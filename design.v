==> flow/design.v <==
module Row_Signal(
  input wire [15:0] Key,      
  input wire [3:0] Col,       
  output reg [3:0] Row        
);
  always @(*) begin  
    Row[0] = (Key[0] && Col[0]) || (Key[1] && Col[1]) || (Key[2] && Col[2]) || (Key[3] && Col[3]);  
    Row[1] = (Key[4] && Col[0]) || (Key[5] && Col[1]) || (Key[6] && Col[2]) || (Key[7] && Col[3]);  
    Row[2] = (Key[8] && Col[0]) || (Key[9] && Col[1]) || (Key[10] && Col[2]) || (Key[11] && Col[3]);  
    Row[3] = (Key[12] && Col[0]) || (Key[13] && Col[1]) || (Key[14] && Col[2]) || (Key[15] && Col[3]);  
  end
endmodule
module Synchronizer(
  input wire [3:0] Row,       
  input wire clock,           
  input wire reset,           
  output reg S_Row            
);
  reg stage1;                 
  reg stage2;                 
  wire any_row_active;        
  assign any_row_active = |Row;  
  always @(posedge clock or posedge reset) begin  
    if (reset) begin  
      stage1 <= 0;  
      stage2 <= 0;  
    end else begin  
      stage1 <= any_row_active;  
      stage2 <= stage1;  
    end
  end
  always @(*) begin  
    S_Row = stage2;  
  end
endmodule
module Hex_Keypad_Grayhill_072(
  input [3:0] Row,              
  input S_Row,                  
  input clock,                  
  input reset,                  
  output reg [3:0] Code,        
  output wire Valid,                 
  output reg [3:0] Col          
);
  parameter S_0 = 6'b000001,    
            S_1 = 6'b000010,    
            S_2 = 6'b000100,    
            S_3 = 6'b001000,    
            S_4 = 6'b010000,    
            S_5 = 6'b100000;    
  reg [5:0] state, next_state;  
  reg valid_internal;
  assign Valid = valid_internal;
  always @(*) begin
  	valid_internal = ((state == S_1) || (state == S_2) || (state == S_3) || (state == S_4)) && (Row != 4'b0000);
   end
  always @(*) begin  
    case ({Row, Col})  
      8'b0001_0001: Code = 4'h0;  
      8'b0001_0010: Code = 4'h1;
      8'b0001_0100: Code = 4'h2;
      8'b0001_1000: Code = 4'h3;
      8'b0010_0001: Code = 4'h4;
      8'b0010_0010: Code = 4'h5;
      8'b0010_0100: Code = 4'h6;
      8'b0010_1000: Code = 4'h7;
      8'b0100_0001: Code = 4'h8;
      8'b0100_0010: Code = 4'h9;
      8'b0100_0100: Code = 4'hA;
      8'b0100_1000: Code = 4'hB;
      8'b1000_0001: Code = 4'hC;
      8'b1000_0010: Code = 4'hD;
      8'b1000_0100: Code = 4'hE;
      8'b1000_1000: Code = 4'hF;
      default:       Code = 4'h0;  
    endcase
  end
  always @(posedge clock or posedge reset) begin  
    if (reset)
      state <= S_0;  
    else
      state <= next_state;  
  end
  always @(*) begin  
    next_state = state;  
    Col = 4'b0000;  
    case (state)
      S_0: begin Col = 4'b1111; if (S_Row) next_state = S_1; end  
      S_1: begin Col = 4'b0001; if (Row != 4'b0000) next_state = S_5; else next_state = S_2; end  
      S_2: begin Col = 4'b0010; if (Row != 4'b0000) next_state = S_5; else next_state = S_3; end  
      S_3: begin Col = 4'b0100; if (Row != 4'b0000) next_state = S_5; else next_state = S_4; end  
      S_4: begin Col = 4'b1000; if (Row != 4'b0000) next_state = S_5; else next_state = S_0; end  
      S_5: begin Col = 4'b1111; if (Row != 4'b0000) next_state = S_0; end  
    endcase
  end
endmodule
Step by step through the tools: Hex_Keypad_Grayhill_072
The steps from the RTL of Hex_Keypad_Grayhill_072 to its reports follow in flow order.
Line numbers count from 1 in the design file above.
Cell names lack the library's common part.
{"block": "inputs", "design": "Hex_Keypad_Grayhill_072", "clock_port": "clock", "library": "sky130hd", "pvt_corner": "tt_025C_1v80"}

After elaboration
Yosys after proc, flatten, opt, wreduce and memory -nomap, before mapping. Memory bits, and registers merged into a memory's read port (data or address), are not among the register bits. Print and check cells are not counted. Equal cells are merged and count once.
{"block": "word_totals", "register_bits": 6, "in_bits": 7, "output_inout_bits": 9}
{"block": "op_classes", "n_eq": 23, "n_mux": 9, "reduce_and_logical": 8}
{"block": "op_table", "operator": "case mux 4 bit (select 15 bit)", "count": 1}
{"block": "op_table", "operator": "case mux 6 bit (select 6 bit)", "count": 1}
{"block": "op_table", "operator": "2-to-1 mux 6 bit", "count": 6}
{"block": "op_table", "operator": "equality test 8 x 6 -> 1 bit with constant B", "count": 4}
{"block": "op_table", "operator": "equality test 8 x 7 -> 1 bit with constant B", "count": 4}
{"block": "op_table", "operator": "equality test 8 bit with constant B", "count": 4}
{"block": "op_table", "operator": "equality test 8 x 5 -> 1 bit with constant B", "count": 3}
{"block": "op_table", "operator": "case mux 4 bit (select 5 bit)", "count": 1}
{"block": "op_table", "operator": "equality test 6 x 1 -> 1 bit with constant B", "count": 1}
{"block": "op_table", "operator": "equality test 6 x 2 -> 1 bit with constant B", "count": 1}
{"block": "op_table", "operator": "equality test 6 x 3 -> 1 bit with constant B", "count": 1}
{"block": "op_table", "operator": "equality test 6 x 4 -> 1 bit with constant B", "count": 1}
{"block": "op_table", "operator": "equality test 6 x 5 -> 1 bit with constant B", "count": 1}
{"block": "op_table", "operator": "equality test 6 bit with constant B", "count": 1}
{"block": "op_table", "operator": "nonzero test 6 bit", "count": 1}
{"block": "op_table", "operator": "!= test 2 bit with constant B", "count": 2}
{"block": "op_table", "operator": "nonzero test 4 bit", "count": 1}
{"block": "op_table", "operator": "logical OR 1 bit", "count": 3}
{"block": "op_table", "operator": "AND reduction 3 bit", "count": 1}
{"block": "op_table", "operator": "OR reduction 2 bit", "count": 1}
{"block": "op_table", "operator": "logical AND 1 bit", "count": 1}

Logic depth
Yosys ltp: most cells in a row. Word level: on the elaborated netlist, between registers, memories and ports. Mapped: between sequential cells and ports; inverters and the memories' decode and read muxes count.
{"block": "depth", "depth_word": 5, "abc_area": 0, "depth_mapped": 4, "mapped_depth_nobuf": 3}

Netlist
The flow's flattened synthesis, as Yosys stat reports it; memories are mapped. The netlist is that of the ABC_AREA named above (0 if unset); the other value can give another one.
{"block": "mapped", "cells": 54, "mapped_area_um2": 466.7, "sequential_area_um2": 151.4, "flip_flops": 6}
{"block": "types", "cell_type": "dfrtp_1", "count": 5, "type_area_um2": 125.12}
{"block": "types", "cell_type": "dfstp_2", "count": 1, "type_area_um2": 26.275}
{"block": "types", "cell_type": "xnor2_1", "count": 3, "type_area_um2": 26.275}
{"block": "types", "cell_type": "xor2_1", "count": 3, "type_area_um2": 26.275}
{"block": "types", "cell_type": "and2_1", "count": 4, "type_area_um2": 25.024}
{"block": "types", "cell_type": "inv_1", "count": 6, "type_area_um2": 22.522}
{"block": "types", "cell_type": "nor3_1", "count": 4, "type_area_um2": 20.019}
{"block": "types", "cell_type": "nor4_1", "count": 3, "type_area_um2": 18.768}
{"block": "types", "cell_type": "nor4b_1", "count": 2, "type_area_um2": 17.517}
{"block": "types", "cell_type": "a211oi_1", "count": 2, "type_area_um2": 15.014}
{"block": "types", "cell_type": "nor4b_2", "count": 1, "type_area_um2": 15.014}
{"block": "types", "cell_type": "buf_2", "count": 2, "type_area_um2": 10.01}
{"block": "types", "cell_type": "mux2i_1", "count": 1, "type_area_um2": 10.01}
{"block": "types", "cell_type": "o21ai_0", "count": 2, "type_area_um2": 10.01}
{"block": "types", "cell_type": "a2111oi_0", "count": 1, "type_area_um2": 8.758}
{"block": "types", "cell_type": "o2111ai_1", "count": 1, "type_area_um2": 8.758}
{"block": "types", "cell_type": "o221ai_1", "count": 1, "type_area_um2": 8.758}
{"block": "types", "cell_type": "o31a_1", "count": 1, "type_area_um2": 8.758}
Not listed: further types 10, cells in them 11.

Worst setup path after synthesis
Path of least setup slack by OpenSTA after synthesis, without wires, with an ideal clock, recovery checks aside; 20% of the period is set as input and as output delay. Where synthesis merged equal registers, the netlist keeps one of their names.
{"block": "synth_timing", "kind": "reg-to-output", "start": "register state", "end": "output Code[2]", "clock_period_ps": 1860, "t_arrival_ps": 1587, "required_ps": 1488, "slack_ps": -99, "delay_ps": 1587, "stages": 5, "period_less_setup_slack_ps": 1959}
"delay_ps" = arrival - input delay + setup time.
At an output port there is no setup time.
"stages" counts driving pins, that of a launching flip-flop among them; a cell with two outputs on the path counts twice.
"period_less_setup_slack_ps" = period - worst setup slack (recovery checks aside). The figure is calculated, with input and output delays left at 20% of the set period.
An end named without its bit number is one bit of that signal or, where synthesis recoded a state register, one of its new flip-flops.
{"block": "synth_between", "path_cell_list": "dfrtp_1 -> buf_4 -> nor4b_2 -> o2111ai_1 -> a2111oi_0"}
{"block": "synth_lines", "element": "from (decl)", "line_no": 51, "text": "reg [5:0] state, next_state;"}
{"block": "synth_lines", "element": "from (assign)", "line_no": 80, "text": "state <= S_0;"}
{"block": "synth_lines", "element": "from (assign)", "line_no": 82, "text": "state <= next_state;"}
{"block": "synth_lines", "element": "to (decl)", "line_no": 41, "text": "output reg [3:0] Code,"}
Chain of elaborated cells between the ends: none given.

Path in the finished layout
From the final timing report of run A: the path of least setup slack in the routed layout; clock arrival at registers is part of the times.
The report prints the path's times to 10 ps; the period is as set.
{"block": "layout_timing", "kind": "input-to-output", "start": "input Row[3]", "end": "output Code[2]", "clock_period_ps": 2860, "in_delay_ps": 570, "t_arrival_ps": 2190, "required_ps": 2290, "slack_ps": 100, "stages": 5}
The rows between start and end are the longest chain of elaborated cells between them; the timing report does not say that the signal goes this way. Where chains are equally long, one stands for them.
A line is the first line of the expression or statement that the cell stems from. Yosys adds cells for indexed reads and writes and turns some case tables into memories.
{"block": "layout_between", "path_cell_list": "clkdlybuf4s50_1 -> xor2_1 -> o2111ai_1 -> a2111oi_0 -> dlygate4sd2_1", "elab_chain_len": 2, "cone_cells": 16, "cone_lines": 1, "cone_classes": "eq/ne (15); mux (1)"}
{"block": "layout_lines", "element": "from (decl)", "line_no": 37, "text": "input [3:0] Row,"}
{"block": "layout_lines", "element": "equality test 8 bit", "line_no": 58, "text": "case ({Row, Col})"}
{"block": "layout_lines", "element": "case mux 4 bit (select 15 bit)", "line_no": 58}
{"block": "layout_lines", "element": "to (decl)", "line_no": 41, "text": "output reg [3:0] Code,"}

Add stored flow runs of Hex_Keypad_Grayhill_072

Below are 2 stored runs of the flow (Yosys, OpenROAD; platform sky130hd) on Hex_Keypad_Grayhill_072, each with its settings and what was measured, unordered. Constraints: input delay and output delay 20% of the set period each, output load 0.01 pF.
"period_less_ws_ps": clock period set for the run, less the worst setup slack. It is reckoned from that one timing run; input and output delays stay at 20% of the period that was set.
By "critical_path_time_ps" is meant the share of the clock period that the worst setup path is allowed (20% is reserved at inputs, 20% at outputs), minus its slack. Clock arrival times at its registers enter into it.
By "power_w" is meant OpenSTA's value without simulated activity: inputs other than the clock are taken to toggle once in ten clock periods, and the tool carries that through the logic.
"critical_path_time_ps" is given in steps of 10 ps.

{"run": "run A", "settings": { "period_ns": 2.86, "CORE_UTILIZATION": 26, "PLACE_DENSITY_LB_ADDON": 0.05, "CELL_PAD_IN_SITES_DETAIL_PLACEMENT": 0, "CTS_CLUSTER_SIZE": 49, "CTS_CLUSTER_DIAMETER": 90, "MIN_ROUTING_LAYER": "met1", "CAP_MARGIN": 20, "CORE_MARGIN": 2, "SLEW_MARGIN": 20 }, "results": { "yosys.chip_area_um2": 466.7, "dieArea_um2": 2149.7, "final_util_pct": 43.8, "worst_setup_slack_ps": 101, "total_negative_slack_ps": 0, "power_w": 0.0003041, "period_less_ws_ps": 2759, "critical_path_time_ps": 1620, "timing.worst_path_kind": "input-to-output" }}
{"run": "run B", "settings": { "period_ns": 3.38, "CAP_MARGIN": 20, "CORE_MARGIN": 2, "CORE_UTILIZATION": 40, "SLEW_MARGIN": 20 }, "results": { "yosys.chip_area_um2": 466.7, "dieArea_um2": 1455.8, "final_util_pct": 60.4, "worst_setup_slack_ps": 144, "total_negative_slack_ps": 0, "power_w": 0.0002512, "period_less_ws_ps": 3236, "critical_path_time_ps": 1880, "timing.worst_path_kind": "input-to-output" }}
